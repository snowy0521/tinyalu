==> flow/design.v <==
module single_cycle (
    input  logic        clk,
    input  logic        rst_n,
    input  logic        start,
    input  logic [2:0]  op,
    input  logic [7:0]  A,
    input  logic [7:0]  B,
    output logic        done,
    output logic [15:0] result
);
    logic done_int;
    always_ff @(posedge clk or negedge rst_n) begin
        if (!rst_n) begin
            result   <= '0;
            done_int <= '0;
        end
        else begin
            done_int <= '0;   
            if (start && (op != 3'b000)) begin
                case (op[1:0])
                    2'b01:   result <= {8'b0, A} + {8'b0, B};    
                    2'b10:   result <= {8'b0, A} & {8'b0, B};
                    2'b11:   result <= {8'b0, A} ^ {8'b0, B};
                    default: result <= '0;
                endcase
                done_int <= 1'b1;
            end
        end
    end
    assign done = done_int;
endmodule : single_cycle
module three_cycle (
    input  logic        clk,
    input  logic        rst_n,
    input  logic        start,
    input  logic [7:0]  A,
    input  logic [7:0]  B,
    output logic        done,
    output logic [15:0] result
);
    logic [7:0]  a_q, b_q;
    logic [15:0] mult1;
    logic        done1, done2, done3;
    logic        start_r; 
    always_ff @(posedge clk or negedge rst_n) begin
        if (!rst_n) start_r <= '0;
        else        start_r <= start;
    end
    wire start_pulse = start & ~start_r; 
    always_ff @(posedge clk or negedge rst_n) begin
        if (!rst_n) begin
            a_q     <= '0;
            b_q     <= '0;
            mult1   <= '0;
            result  <= '0;
            done1   <= '0;
            done2   <= '0;
            done3   <= '0;
        end
        else begin
            a_q   <= A;
            b_q   <= B;
            mult1 <= a_q * b_q;
            result <= mult1;
            done1  <= start_pulse;
            done2  <= done1;
            done3  <= done2;
        end
    end
    assign done = done3;
endmodule : three_cycle
module tinyalu (
    input   logic         clk,
    input   logic         rst_n,
    input   logic         start,
    input   logic [2:0]   op,
    input   logic [7:0]   A,
    input   logic [7:0]   B,
    output  logic         done,
    output  logic [15:0]  result
);
    logic           start_single;
    logic           start_multi;
    logic           done_aax;
    logic           done_mult;
    logic [15:0]    result_aax;
    logic [15:0]    result_mult;
    always_comb begin
        case (op[2])
            1'b0: begin
                start_single = start;
                start_multi  = 1'b0;
            end
            1'b1: begin
                start_single = 1'b0;
                start_multi  = start;
            end
            default: begin
                start_single = 1'b0;
                start_multi  = 1'b0;
            end
        endcase
    end
    always_comb begin
        case (op[2])
            1'b0: result = result_aax;
            1'b1: result = result_mult;
            default: result = 16'bx;
        endcase
    end
    always_comb begin
        case (op[2])
            1'b0: done = done_aax;
            1'b1: done = done_mult;
            default: done = 1'bx;
        endcase
    end
    single_cycle u_aax (
        .clk(clk),
        .rst_n(rst_n),
        .start(start_single),
        .op(op),
        .A(A),
        .B(B),
        .done(done_aax),
        .result(result_aax)
    );
    three_cycle u_mult (
        .clk(clk),
        .rst_n(rst_n),
        .start(start_multi),
        .A(A),
        .B(B),
        .done(done_mult),
        .result(result_mult)
    );
endmodule : tinyalu
Reports on tinyalu
The steps from the RTL of tinyalu to its reports follow in flow order.
Lines are those of the file above, counted from 1.
Operators carry their Yosys type and port widths (W data, S select, Z words).
Library cell names are shortened.
A cell with n/a has no value.
- top: tinyalu
- clock input: clk
- cell library: sky130hd
- library corner: tt_025C_1v80

Word level
Yosys after proc, flatten, opt, wreduce and memory -nomap, before mapping. Enables and synchronous resets that opt folds into registers are not counted as muxes. Memory bits, and registers merged into a memory's read port (data or address), are not among the register bits. Print and check cells are not counted. Equal cells are merged and count once.
- add/subtract/negate cells: 1
- noted multiplexer cells: 6
- noted multipliers: 1
- reductions and logical operators: 2
- noted equality and inequality tests: 3
- noted bitwise logic cells: 5
- operator list (operator ; number):
    $mul A8 B8 Y16 ; 1
    $pmux W16 S3 ; 1
    $pmux W16 S2 ; 1
    $add A8 B8 Y9 ; 1
    $and A8 B8 Y8 ; 1
    $xor A8 B8 Y8 ; 1
    $pmux W1 S2 ; 3
    $eq A2 B2 Y1 const B ; 2
    $reduce_bool A3 Y1 ; 1
    $not A1 Y1 ; 2
    $eq A2 B1 Y1 const B ; 1
    $and A1 B1 Y1 ; 1
    $logic_and A1 B1 Y1 ; 1
    $mux W1 ; 1
- output and inout bits at 17
- flip-flop bits (word level): 69

Logic depth
Depth = most cells in a row (Yosys ltp): at word level without a register or memory, in the mapped netlist without a sequential cell, where the memories' decode and read muxes count.
- noted word-level depth: 4
- ABC_AREA at 0
- noted gate-level depth with buffers: 15
- depth with buffers taken out at 15

Mapped cells and area
Source: synth_stat.txt of the flow (Yosys; design flattened, memories mapped). It holds for the ABC_AREA given above (unset counts as 0); a run with the other value may have another netlist.
- cell types (type ; number ; total area (um2)):
    dfrtp_1 ; 62 ; 1.55E+03
    fa_1 ; 37 ; 740.71
    ha_1 ; 44 ; 550.528
    and2_1 ; 54 ; 337.824
    inv_1 ; 56 ; 210.202
    nand2_1 ; 37 ; 138.883
    mux2_2 ; 12 ; 135.13
    a21oi_1 ; 17 ; 85.082
    xnor2_1 ; 8 ; 70.067
    mux2i_1 ; 5 ; 50.048
    o21ai_0 ; 10 ; 50.048
    nor2_1 ; 13 ; 48.797
    a21o_1 ; 5 ; 37.536
    a31oi_1 ; 6 ; 37.536
    nor2b_1 ; 6 ; 37.536
    xor2_1 ; 4 ; 35.034
    nand2b_1 ; 5 ; 31.28
    a211oi_1 ; 4 ; 30.029
Not listed: further types 26, cells in them 45.
- noted buffers: 8
- mapped cells: 430
- chip area (Yosys): 4525.6 um2
- mapped flip-flops at 62
The figures by module come from a second, unflattened synthesis with its own total; it is not the netlist above.
- cells (unflattened synthesis): 434
- area total of the unflattened synthesis: 4689.5 um2
Rows give one instance, submodules left out.
- by module (module ; seq. area (um2) ; times used ; area (um2) ; cells):
    three_cycle ; 1301.2 ; 1 ; 3510.9 ; 312
    single_cycle ; 250.2 ; 1 ; 909.6 ; 101
    tinyalu ; 0.0 ; 1 ; 269.0 ; 21

Timing after synthesis
Source: OpenSTA report_checks on the synthesized netlist (no wires, ideal clock, input and output delay 20% of the period each), path of least setup slack; recovery checks are left aside. Register names are those of the netlist, which keeps one name where synthesis merged equal registers.
- path type: register to register
- start: reg u_mult.b_q[7]
- end: reg u_mult.mult1[14]
- setup time: 0.120 ns
- data arrival time at 3.867 ns
- path slack: 0.333 ns
- delay of the path: 3.987 ns
- driving pins on the path at 14
- noted clock period: 4.32 ns
- required time at 4.200 ns
- path buffers at 0
- synthesis period reached at 3.987 ns
"delay of the path" is the arrival time less input delay plus setup time.
"driving pins on the path": output pins that drive a net of the path, with the launching flip-flop's if there is one; two outputs of one cell count as two.
"synthesis period reached" is the clock period less the worst setup slack; recovery checks do not enter. This is arithmetic on one report: input and output delays are still those of the set period (20% each).
Between the ends stands the longest chain of elaborated cells between them, by number of cells; it is not shown to be the way that was timed. Of several equally long chains one is given.
Each line given opens the expression or statement behind the cell; cells for indexed reads and writes are added by Yosys, which also makes memories of some case tables.
- path through: dfrtp_1 -> and2_1 -> fa_1 -> fa_1 -> fa_1 -> inv_1 -> fa_1 -> inv_1 -> ha_1 -> a21oi_1 -> o21ai_0 -> or3b_1 -> mux2i_1 -> nor2_1
- length of the longest elaborated chain at 1
- noted elaborated cells on any way between the ends: 1
- source lines of those cells at 1
- RTL lines, path after synthesis (item ; line ; source):
    start, declared ; 41 ; logic [7:0]  a_q, b_q;
    start, assigned ; 53 ; b_q     <= '0;
    start, assigned ; 62 ; b_q   <= B;
    $mul A8 B8 Y16 ; 63 ; mult1 <= a_q * b_q;
    end, assigned ; 54 ; mult1   <= '0;
    end, assigned ; 63 ;
    end, declared ; 42 ; logic [15:0] mult1;

Timing after layout
From the final timing report of job 1: the path of least setup slack in the routed layout; clock arrival at registers is part of the times.
- path type: input to output
- start: in op[2]
- end: out result[0]
- path buffers at 2
- noted clock period: 6.36 ns
- external output delay: 1.27 ns
- driving pins on the path at 3
- required time at 5.09 ns
- data arrival time at 3.20 ns
- path slack: 1.89 ns
Between the ends stands the longest chain of elaborated cells between them, by number of cells; it is not shown to be the way that was timed. Of several equally long chains one is given.
- path through: clkdlybuf4s50_1 -> mux2_2 -> clkdlybuf4s50_1
- length of the longest elaborated chain at 2
- noted elaborated cells on any way between the ends: 2
- RTL lines, path after layout (item ; line ; source):
    start, declared ; 76 ; input   logic [2:0]   op,
    $not A1 Y1 ; 105 ; case (op[2])
    $pmux W16 S2 ; 105 ;
    end, declared ; 80 ; output  logic [15:0]  result

Add stored flow runs of tinyalu

Top module tinyalu; platform sky130hd; tools Yosys and OpenROAD; 2 stored runs in no particular order. Input and output delays are each 20% of the period that was set; the output load is 0.01 pF.
"period achieved" means the clock period less the worst setup slack. The figure is calculated, with input and output delays left at 20% of the set period.
"critical setup path time" = time allowed to the worst setup path (clock period - input delay - output delay, where it has them) - its slack; a late launch clock adds to it, a late capture clock takes from it.
"power": no workload was simulated; the value follows from the tool's default switching activity.

Job 1
Settings were period_ns = 6.36; CORE_UTILIZATION = 30; PLACE_DENSITY = 0.47; HOLD_SLACK_MARGIN = -0.09; CELL_PAD_IN_SITES_DETAIL_PLACEMENT = 0; GPL_TIMING_DRIVEN = 1; CTS_CLUSTER_DIAMETER = 56; SLEW_MARGIN = 5; MAX_ROUTING_LAYER = met4; CAP_MARGIN = 20; CORE_MARGIN = 2
- standard-cell area after layout at 5,396.4 um2
- power: 0.00172 W
- noted the post-route worst hold slack: 0.344 ns
- period achieved at 4.471 ns
- post-layout utilization: 36.9%
- area inside the die boundary: 16,083.3 um2
- worst setup slack after layout: 1.889 ns
- noted the critical setup path time: 1.93 ns
- worst setup path type: input to output
- synthesis area: 4,525.6 um2
- noted the total negative slack: 0.000 ns

Job 2
Settings were period_ns = 5.24; CORE_UTILIZATION = 20; SETUP_SLACK_MARGIN = -0.16; PLACE_DENSITY = 0.38; CELL_PAD_IN_SITES_DETAIL_PLACEMENT = 1; GPL_ROUTABILITY_DRIVEN = 0; CTS_CLUSTER_DIAMETER = 133; MIN_ROUTING_LAYER = met1; CAP_MARGIN = 20; CORE_MARGIN = 2; SLEW_MARGIN = 20
- standard-cell area after layout at 5,499.0 um2
- power: 0.002074 W
- noted the post-route worst hold slack: 0.347 ns
- period achieved at 4.275 ns
- post-layout utilization: 24.5%
- area inside the die boundary: 23,847.1 um2
- worst setup slack after layout: 0.965 ns
- noted the critical setup path time: 4.28 ns
- worst setup path type: register to register
- synthesis area: 4,525.6 um2
- noted the total negative slack: 0.000 ns
